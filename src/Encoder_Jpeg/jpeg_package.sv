==> flow/design.v <==
module jpeg_package#(
    parameter YUV_MODE      = 2,  
    parameter IMG_WIDTH     = 16'd128,  
    parameter IMG_HEIGHT    = 16'd128  
)(
    input                   clk,
    input                   rst_n,
    input                   Compress_data_rdy,Compress_data_last,
    input [ 7:0]            Compress_data,
    output reg              Compress_data_rden,
    output reg [ 7:0]       jpeg_data,
    output reg              jpeg_data_vaild,
    output reg              jpeg_data_last
);
parameter JPEG_SOI = 16'hFFD8;   
parameter JPEG_APP0 = {
                    16'hFFE0,    
                    16'h0010,    
                    40'h4A46494600,    
                    16'h0101,    
                    8'h01,    
                    IMG_WIDTH,    
                    IMG_HEIGHT,    
                    8'h00,    
                    8'h00  };   
parameter JPEG_DQT_Y = {
                    16'hFFDB,    
                    16'h0043,    
                    8'h00,    
                    512'h100B0C0E0C0A100E0D0E1211101318281A181616183123251D283A333D3933383740485C4E404457453738506D51575F626768673E4D71797064785C656763};    
parameter JPEG_DQT_UV = {
                    16'hFFDB,    
                    16'h0043,    
                    8'h01,    
                    521'h1112121815182F1A1A2F6342384263636363636363636363636363636363636363636363636363636363636363636363636363636363636363636363636363};    
parameter JPEG_SOF = {
                    16'hFFC0,    
                    16'h0011,    
                    8'h08,    
                    IMG_HEIGHT,    
                    IMG_WIDTH,    
                    8'h03,    
                    24'h012200,    
                    24'h022201,    
                    24'h032201 };   
parameter JPEG_DHT_Y_DC = {
                    16'hFFC4,    
                    16'h001F,    
                    8'h00,    
                    128'h00010501010101010100000000000000,    
                     96'h000102030405060708090A0B};    
parameter JPEG_DHT_Y_AC = {
                    16'hFFC4,    
                    16'h00B5,    
                    8'h10,    
                    128'h0002010303020403050504040000017D,    
                    1296'h02030400041105122131410613516107227114328191A1082342B1C11552D1F02433627282090A161718191A25262728292A3435363738393A434445464748494A535455565758595A636465666768696A737475767778797A838485868788898A92939495969798999AA2A3A4A5A6A7A8A9AAB2B3B4B5B6B7B8B9BAC2C3C4C5C6C7C8C9CAD2D3D4D5D6D7D8D9DAE1E2E3E4E5E6E7E8E9EAF1F2F3F4F5F6F7F8F9FA};
parameter JPEG_DHT_UV_DC = {
                    16'hFFC4,    
                    16'h001F,    
                    8'h01,    
                    128'h00030101010101010101010000000000,    
                     96'h000102030405060708090A0B};    
parameter JPEG_DHT_UV_AC = {
                    16'hFFC4,    
                    16'h00B5,    
                    8'h11,    
                    128'h00020102040403040705040400010277,    
                    1296'h000102031104052131061241510761711322328108144291A1B1C109233352F0156272D10A162434E125F11718191A262728292A35363738393A434445464748494A535455565758595A636465666768696A737475767778797A82838485868788898A92939495969798999AA2A3A4A5A6A7A8A9AAB2B3B4B5B6B7B8B9BAC2C3C4C5C6C7C8C9CAD2D3D4D5D6D7D8D9DAE2E3E4E5E6E7E8E9EAF2F3F4F5F6F7F8F9FA};
parameter JPEG_SOS = {
                    16'hFFDA,    
                    16'h000C,    
                    8'h03,    
                    16'h0100,    
                    16'h0211,    
                    16'h0311,    
                    8'h00,    
                    8'h3F,    
                    8'h00 };   
parameter JPEG_EOI = 16'hFFD9;  
parameter JPEG_SOI_NUM = 8'D2 - 1;  
parameter JPEG_APP0_NUM = 8'D18 - 1;  
parameter JPEG_DQT_Y_NUM = 8'D69 - 1;  
parameter JPEG_DQT_UV_NUM = 8'D69 - 1;  
parameter JPEG_SOF_NUM = 8'D19 - 1;  
parameter JPEG_DHT_Y_DC_NUM = 8'D33 - 1;  
parameter JPEG_DHT_Y_AC_NUM = 8'D183 - 1;  
parameter JPEG_DHT_UV_DC_NUM = 8'D33 - 1;  
parameter JPEG_DHT_UV_AC_NUM = 8'D183 - 1;  
parameter JPEG_SOS_NUM = 8'D14 - 1;  
parameter JPEG_EOI_NUM = 8'D2 - 1;  
enum {IDLE,SOI,APP0,DQT_Y, DQT_UV,SOF,DHT_Y_DC,DHT_Y_AC,DHT_UV_DC,DHT_UV_AC,SOS,DATA,EOI} JPEG_ENCODE_STATE;
reg [3:0] state = IDLE;
reg [7:0] encode_cnt = 8'd0;
always@(posedge clk)
    if(!rst_n)begin
        encode_cnt  <= 8'd0;
        jpeg_data           <= 8'd0;
        jpeg_data_vaild     <= 1'b0;
        jpeg_data_last      <= 1'b0; 
        state       <= IDLE;
    end else 
        case(state)
            IDLE:begin
                encode_cnt  <= 8'd0;
                if(Compress_data_rdy)begin
                    Compress_data_rden  <= 1'b1;
                    state               <= SOI;
                end else begin
                    Compress_data_rden  <= 1'b0;
                    jpeg_data           <= 8'd0;
                    jpeg_data_vaild     <= 1'b0;
                    jpeg_data_last      <= 1'b0;
                    state               <= IDLE;
                end
            end
            SOI:begin
                encode_cnt  <= encode_cnt == JPEG_SOI_NUM ? 'd0 : encode_cnt + 1'b1;
                jpeg_data_vaild <= 1'b1;
                jpeg_data       <= JPEG_SOI[(JPEG_SOI_NUM - encode_cnt) * 8 +: 8];
                state           <= encode_cnt == JPEG_SOI_NUM ? APP0 : SOI;
            end
            APP0:begin
                encode_cnt  <= encode_cnt == JPEG_APP0_NUM ? 'd0 : encode_cnt + 1'b1;
                jpeg_data       <= JPEG_APP0[(JPEG_APP0_NUM - encode_cnt) * 8 +: 8];
                state           <= encode_cnt == JPEG_APP0_NUM ? DQT_Y : APP0;
            end
            DQT_Y:begin
                encode_cnt  <= encode_cnt == JPEG_DQT_Y_NUM ? 'd0 : encode_cnt + 1'b1;
                jpeg_data       <= JPEG_DQT_Y[(JPEG_DQT_Y_NUM - encode_cnt) * 8 +: 8];
                state           <= encode_cnt == JPEG_DQT_Y_NUM ? DQT_UV : DQT_Y;
            end
            DQT_UV:begin
                encode_cnt  <= encode_cnt == JPEG_DQT_UV_NUM ? 'd0 : encode_cnt + 1'b1;
                jpeg_data       <= JPEG_DQT_UV[(JPEG_DQT_UV_NUM - encode_cnt) * 8 +: 8];
                state           <= encode_cnt == JPEG_DQT_UV_NUM ? SOF : DQT_UV;
            end
            SOF:begin
                encode_cnt  <= encode_cnt == JPEG_SOF_NUM ? 'd0 : encode_cnt + 1'b1;
                jpeg_data       <= JPEG_SOF[(JPEG_SOF_NUM - encode_cnt) * 8 +: 8];
                state           <= encode_cnt == JPEG_SOF_NUM ? DHT_Y_DC : SOF;
            end
            DHT_Y_DC:begin
                encode_cnt  <= encode_cnt == JPEG_DHT_Y_DC_NUM ? 'd0 : encode_cnt + 1'b1;
                jpeg_data       <= JPEG_DHT_Y_DC[(JPEG_DHT_Y_DC_NUM - encode_cnt) * 8 +: 8];
                state           <= encode_cnt == JPEG_DHT_Y_DC_NUM ? DHT_Y_AC : DHT_Y_DC;
            end
            DHT_Y_AC:begin
                encode_cnt  <= encode_cnt == JPEG_DHT_Y_AC_NUM ? 'd0 : encode_cnt + 1'b1;
                jpeg_data       <= JPEG_DHT_Y_AC[(JPEG_DHT_Y_AC_NUM - encode_cnt) * 8 +: 8];
                state           <= encode_cnt == JPEG_DHT_Y_AC_NUM ? DHT_UV_DC : DHT_Y_AC;
            end
            DHT_UV_DC:begin
                encode_cnt  <= encode_cnt == JPEG_DHT_UV_DC_NUM ? 'd0 : encode_cnt + 1'b1;
                jpeg_data       <= JPEG_DHT_UV_DC[(JPEG_DHT_UV_DC_NUM - encode_cnt) * 8 +: 8];
                state           <= encode_cnt == JPEG_DHT_UV_DC_NUM ? DHT_UV_AC : DHT_UV_DC;
            end
            DHT_UV_AC:begin
                encode_cnt  <= encode_cnt == JPEG_DHT_UV_AC_NUM ? 'd0 : encode_cnt + 1'b1;
                jpeg_data       <= JPEG_DHT_UV_AC[(JPEG_DHT_UV_AC_NUM - encode_cnt) * 8 +: 8];
                state           <= encode_cnt == JPEG_DHT_UV_AC_NUM ? SOS : DHT_UV_AC;
            end
            SOS:begin
                encode_cnt  <= encode_cnt == JPEG_SOS_NUM ? 'd0 : encode_cnt + 1'b1;
                jpeg_data       <= JPEG_SOS[(JPEG_SOS_NUM - encode_cnt) * 8 +: 8];
                state           <= encode_cnt == JPEG_SOS_NUM ? EOI : SOS;
            end
            EOI:begin
                encode_cnt  <= encode_cnt == JPEG_EOI_NUM ? 'd0 : encode_cnt + 1'b1;
                jpeg_data       <= JPEG_EOI[(JPEG_EOI_NUM - encode_cnt) * 8 +: 8];
                jpeg_data_vaild     <= encode_cnt == JPEG_EOI_NUM ? 1'b0 : 1'b1;
                jpeg_data_last      <= encode_cnt == JPEG_EOI_NUM ? 1'b1 : 1'b0;
                state           <= encode_cnt == JPEG_EOI_NUM ? IDLE : EOI;
            end
        endcase
endmodule 
# Tool chain data of jpeg_package
# Tool output for the design above, in the order of the flow.
# Lines are those of the file above, counted from 1.
# Operators: Yosys type, input widths -> output width; for muxes data width and select width s.
# Library cell names are shortened.
# The mark n/a stands for no value.
dict set report setup {
  top_module {jpeg_package}
  clock_port {clk}
  cell_library {sky130hd}
  lib_corner {tt_025C_1v80}
}

# Word level
# Yosys after proc, flatten, opt, wreduce and memory -nomap, before mapping. Memory bits, and registers merged into a memory's read port (data or address), are not among the register bits. Print and check cells are not counted.
dict set report word_totals {
  regBits 23
  input_bits 12
  output_inout_bits 11
  wordCells 85
}
dict set report classes {
  addsub 8
  equal 19
  shifts 11
  n_mux 29
  reduce_and_logical 12
}
# op n
set ops {}
lappend ops {{$shiftx 1464x12->8 const A} 2}
lappend ops {{$shiftx 561x12->8 const A} 1}
lappend ops {{$shiftx 552x12->8 const A} 1}
lappend ops {{$shiftx 264x12->8 const A} 2}
lappend ops {{$shiftx 152x12->8 const A} 1}
lappend ops {{$shiftx 144x12->8 const A} 1}
lappend ops {{$shiftx 112x12->8 const A} 1}
lappend ops {{$pmux 8 s12} 1}
lappend ops {{$pmux 8 s8} 1}
lappend ops {{$mux 8} 8}
lappend ops {{$pmux 4 s12} 1}
lappend ops {{$shiftx 16x12->8 const A} 2}
lappend ops {{$sub 5x8->9 const A} 2}
lappend ops {{$eq 4x3->1 const B} 4}
lappend ops {{$eq 4x4->1 const B} 4}
lappend ops {{$eq 8x5->1 const B} 2}
lappend ops {{$reduce_bool 12->1} 1}
lappend ops {{$sub 1x8->9 const A} 1}
lappend ops {{$sub 4x8->9 const A} 1}
lappend ops {{$sub 6x8->9 const A} 1}
lappend ops {{$sub 7x8->9 const A} 1}
lappend ops {{$sub 8x8->9 const A} 1}
lappend ops {{$mux 1} 9}
lappend ops {{$reduce_and 2->1} 4}
lappend ops {{$reduce_or 2->1} 4}
lappend ops {{$eq 4x2->1 const B} 2}
lappend ops {{$add 8x1->8 const B} 1}
lappend ops {{$eq 8x1->1 const B} 1}
# Other operator kinds: 14; their cells: 18.

# Longest topological paths
# Yosys ltp: most cells in a row. Word level: on the elaborated netlist, between registers, memories and ports. Mapped: between sequential cells and ports; inverters and the memories' decode and read muxes count.
dict set report depth {
  depth_word 3
  ABC_AREA 1
  ltp_mapped 23
  ltp_nobuf 22
}

# Synthesis result
# Yosys stat after the flow's synthesis: flattened, memories mapped to cells. It holds for the ABC_AREA given above (unset counts as 0); a run with the other value may have another netlist.
# The area totals of this step are shown rounded.
# type n type_area_um2
set types {}
lappend types {nand2_1 486 1824.25}
lappend types {nand3_1 187 935.898}
lappend types {a21oi_1 97 485.466}
lappend types {dfxtp_1 22 440.422}
lappend types {nor2_1 116 435.418}
lappend types {inv_1 113 424.157}
lappend types {o21ai_0 81 405.389}
lappend types {nand4_1 28 175.168}
lappend types {o211ai_1 17 127.622}
lappend types {buf_2 25 125.12}
lappend types {nor3_1 24 120.115}
lappend types {nand2_2 17 106.352}
lappend types {ha_1 8 100.096}
lappend types {o21ai_1 17 85.082}
lappend types {nand3_2 7 70.067}
lappend types {buf_4 9 67.565}
lappend types {buf_6 6 67.565}
lappend types {clkbuf_1 18 67.565}
# Not listed: further types 31, cells in them 93.
dict set report synth_totals {
  mapped_cells 1371
  synth_area_um2 6730
  seqArea_um2 470.5
  ff_cells 23
}

# Worst setup path after synthesis
# OpenSTA on the mapped netlist: ideal clock, no wires. The path of least setup slack (recovery checks aside). Input and output delay are each 20% of the period. Register names are those of the netlist, which keeps one name where synthesis merged equal registers.
dict set report synth_timing {
  path_type {reg-to-reg}
  start {register encode_cnt[0]}
  end {register jpeg_data[4]}
  tclk_ns 4.9
  setup_time_ns 0.109
  arrival_time_ns 2.808
  t_required_ns 4.791
  path_slack_ns 1.983
  delay_ns 2.917
  driving_pins 21
  path_buffers 6
  synth_period_reached_ns 2.917
}
# "delay_ns" is the arrival time less input delay plus setup time.
# "driving_pins" counts driving pins, that of a launching flip-flop among them; a cell with two outputs on the path counts twice.
# "synth_period_reached_ns" = period - worst setup slack (recovery checks aside). The figure is calculated, with input and output delays left at 20% of the set period.
# At most two assigning lines are given for a register; there are more.
dict set report synth_via {
  path_cell_list {dfxtp_1 -> buf_4 -> inv_4 -> buf_2 -> clkbuf_1 -> ha_1 -> buf_2 -> inv_1 -> buf_2 -> clkbuf_1 -> nand2_1 -> o21ai_1 -> nand2_1 -> nand2_1 -> nand2_1 -> nand3_1 -> nand3_1 -> a21oi_1 -> nand3_1 -> nand2_1 -> inv_1}
}
# element line_no
set synth_lines {}
lappend synth_lines {{from (decl)} 94} ;# reg [7:0] encode_cnt = 8'd0;
lappend synth_lines {{from (assign)} 118} ;# encode_cnt  <= encode_cnt == JPEG_SOI_NUM ? 'd0 : encode_cnt + 1'b1;
lappend synth_lines {{from (assign)} 124} ;# encode_cnt  <= encode_cnt == JPEG_APP0_NUM ? 'd0 : encode_cnt + 1'b1;
lappend synth_lines {{to (assign)} 120} ;# jpeg_data       <= JPEG_SOI[(JPEG_SOI_NUM - encode_cnt) * 8 +: 8];
lappend synth_lines {{to (assign)} 125} ;# jpeg_data       <= JPEG_APP0[(JPEG_APP0_NUM - encode_cnt) * 8 +: 8];
lappend synth_lines {{to (decl)} 11} ;# output reg [ 7:0]       jpeg_data,
# No chain of elaborated cells between the ends is given.

# Path in the finished layout
# Path of least setup slack in the final report of entry B (OpenROAD, finished layout, wires in). Where an end is a register, its clock arrival counts in the times.
dict set report layout_timing {
  path_type {reg-to-reg}
  start {register encode_cnt[0]}
  end {register jpeg_data[3]}
  tclk_ns 2.19
  setup_time_ns 0.05
  arrival_time_ns 3.00
  t_required_ns 2.40
  path_slack_ns -0.60
  driving_pins 23
  path_buffers 4
}
# At most two assigning lines are given for a register; there are more.
dict set report layout_via {
  path_cell_list {dfxtp_4 -> buf_12 -> inv_12 -> buf_12 -> clkbuf_16 -> ha_4 -> inv_2 -> nand2_4 -> nand2_4 -> o21ai_4 -> buf_12 -> nand2_4 -> o21ai_1 -> nand3_1 -> nand2_1 -> nand3_1 -> nand2_1 -> inv_1 -> nand2_1 -> a21oi_2 -> nand3_1 -> nand2_1 -> inv_1}
}
# element line_no
set layout_lines {}
lappend layout_lines {{from (decl)} 94} ;# reg [7:0] encode_cnt = 8'd0;
lappend layout_lines {{from (assign)} 118} ;# encode_cnt  <= encode_cnt == JPEG_SOI_NUM ? 'd0 : encode_cnt + 1'b1;
lappend layout_lines {{from (assign)} 124} ;# encode_cnt  <= encode_cnt == JPEG_APP0_NUM ? 'd0 : encode_cnt + 1'b1;
lappend layout_lines {{to (assign)} 120} ;# jpeg_data       <= JPEG_SOI[(JPEG_SOI_NUM - encode_cnt) * 8 +: 8];
lappend layout_lines {{to (assign)} 125} ;# jpeg_data       <= JPEG_APP0[(JPEG_APP0_NUM - encode_cnt) * 8 +: 8];
lappend layout_lines {{to (decl)} 11} ;# output reg [ 7:0]       jpeg_data,
# No chain of elaborated cells between the ends is given.

Data sheet: physical implementation of jpeg_package

Stored flow runs of jpeg_package (2 of them; Yosys, OpenROAD, sky130hd). They differ in their settings and are not a sequence. Constraints: input delay and output delay 20% of the set period each, output load 0.01 pF.
"achievedPeriod_ns" = clock period - worst setup slack. The figure is calculated, with input and output delays left at 20% of the set period.
"worst_path_allowed_less_slack_ns" is the time allowed to the run's worst setup path (the clock period less input and output delay, where it has them) less its slack. Clock arrival times count: a late capture clock shortens it, a late launch clock lengthens it.
Results are given in rounded form.

[flow] entry A: files
==> flow/run.sh <==
#!/bin/bash
# the make line also repeats the synthesis and layout settings of config.mk as NAME=value (left out here)
make -C /OpenROAD-flow-scripts/flow DESIGN_CONFIG=/design/flow/config.mk WORK_HOME=/design/flow/orfs CLKGATE_MAP_FILE= finish
==> flow/config.mk <==
export PLATFORM = sky130hd
export DESIGN_NAME = jpeg_package
export DESIGN_NICKNAME = jpeg_package
export VERILOG_FILES = /design/flow/design.v
export SDC_FILE = /design/flow/constraint.sdc
export NUM_CORES = 4
export LEC_CHECK = 0
export ABC_AREA = 1
export CAP_MARGIN = 20
export CELL_PAD_IN_SITES_GLOBAL_PLACEMENT = 2
export CORE_MARGIN = 10
export CORE_UTILIZATION = 47
export CTS_CLUSTER_DIAMETER = 75
export GPL_ROUTABILITY_DRIVEN = 0
export GPL_TIMING_DRIVEN = 1
export PLACE_DENSITY_LB_ADDON = 0.15
export SETUP_SLACK_MARGIN = 0.92
export SLEW_MARGIN = 20
==> flow/constraint.sdc <==
create_clock -name core_clock -period 3.25 [get_ports {clk}]
set_input_delay 0.6500 -clock core_clock [delete_from_list [all_inputs] [get_ports {clk}]]
set_output_delay 0.6500 -clock core_clock [all_outputs]
set_load 0.01 [all_outputs]

[flow] entry A: unfinished; error FLW-0024 in placement

[flow] entry B: files
==> flow/run.sh <==
#!/bin/bash
# the make line also repeats the synthesis and layout settings of config.mk as NAME=value (left out here)
make -C /OpenROAD-flow-scripts/flow DESIGN_CONFIG=/design/flow/config.mk WORK_HOME=/design/flow/orfs CLKGATE_MAP_FILE= finish
==> flow/config.mk <==
export PLATFORM = sky130hd
export DESIGN_NAME = jpeg_package
export DESIGN_NICKNAME = jpeg_package
export VERILOG_FILES = /design/flow/design.v
export SDC_FILE = /design/flow/constraint.sdc
export NUM_CORES = 4
export LEC_CHECK = 0
export ABC_AREA = 1
export CAP_MARGIN = 20
export CELL_PAD_IN_SITES_DETAIL_PLACEMENT = 0
export CELL_PAD_IN_SITES_GLOBAL_PLACEMENT = 1
export CORE_MARGIN = 2
export CORE_UTILIZATION = 22
export GPL_TIMING_DRIVEN = 0
export PLACE_DENSITY_LB_ADDON = 0.2
export SETUP_SLACK_MARGIN = 0.43
export SLEW_MARGIN = 20
export TNS_END_PERCENT = 55
==> flow/constraint.sdc <==
create_clock -name core_clock -period 2.19 [get_ports {clk}]
set_input_delay 0.4380 -clock core_clock [delete_from_list [all_inputs] [get_ports {clk}]]
set_output_delay 0.4380 -clock core_clock [all_outputs]
set_load 0.01 [all_outputs]

[flow] entry B: metrics
[metrics] finish.utilization_frac = 0.301
[metrics] die_area_um2 = 32010
[metrics] achievedPeriod_ns = 2.787
[metrics] yosys.chip_area_um2 = 6730
[metrics] worst_path_allowed_less_slack_ns = 2.79
[metrics] critical_path_kind = reg-to-reg
[metrics] timing.setup.tns_ns = -6.865
[metrics] fin_ws_ns = -0.597
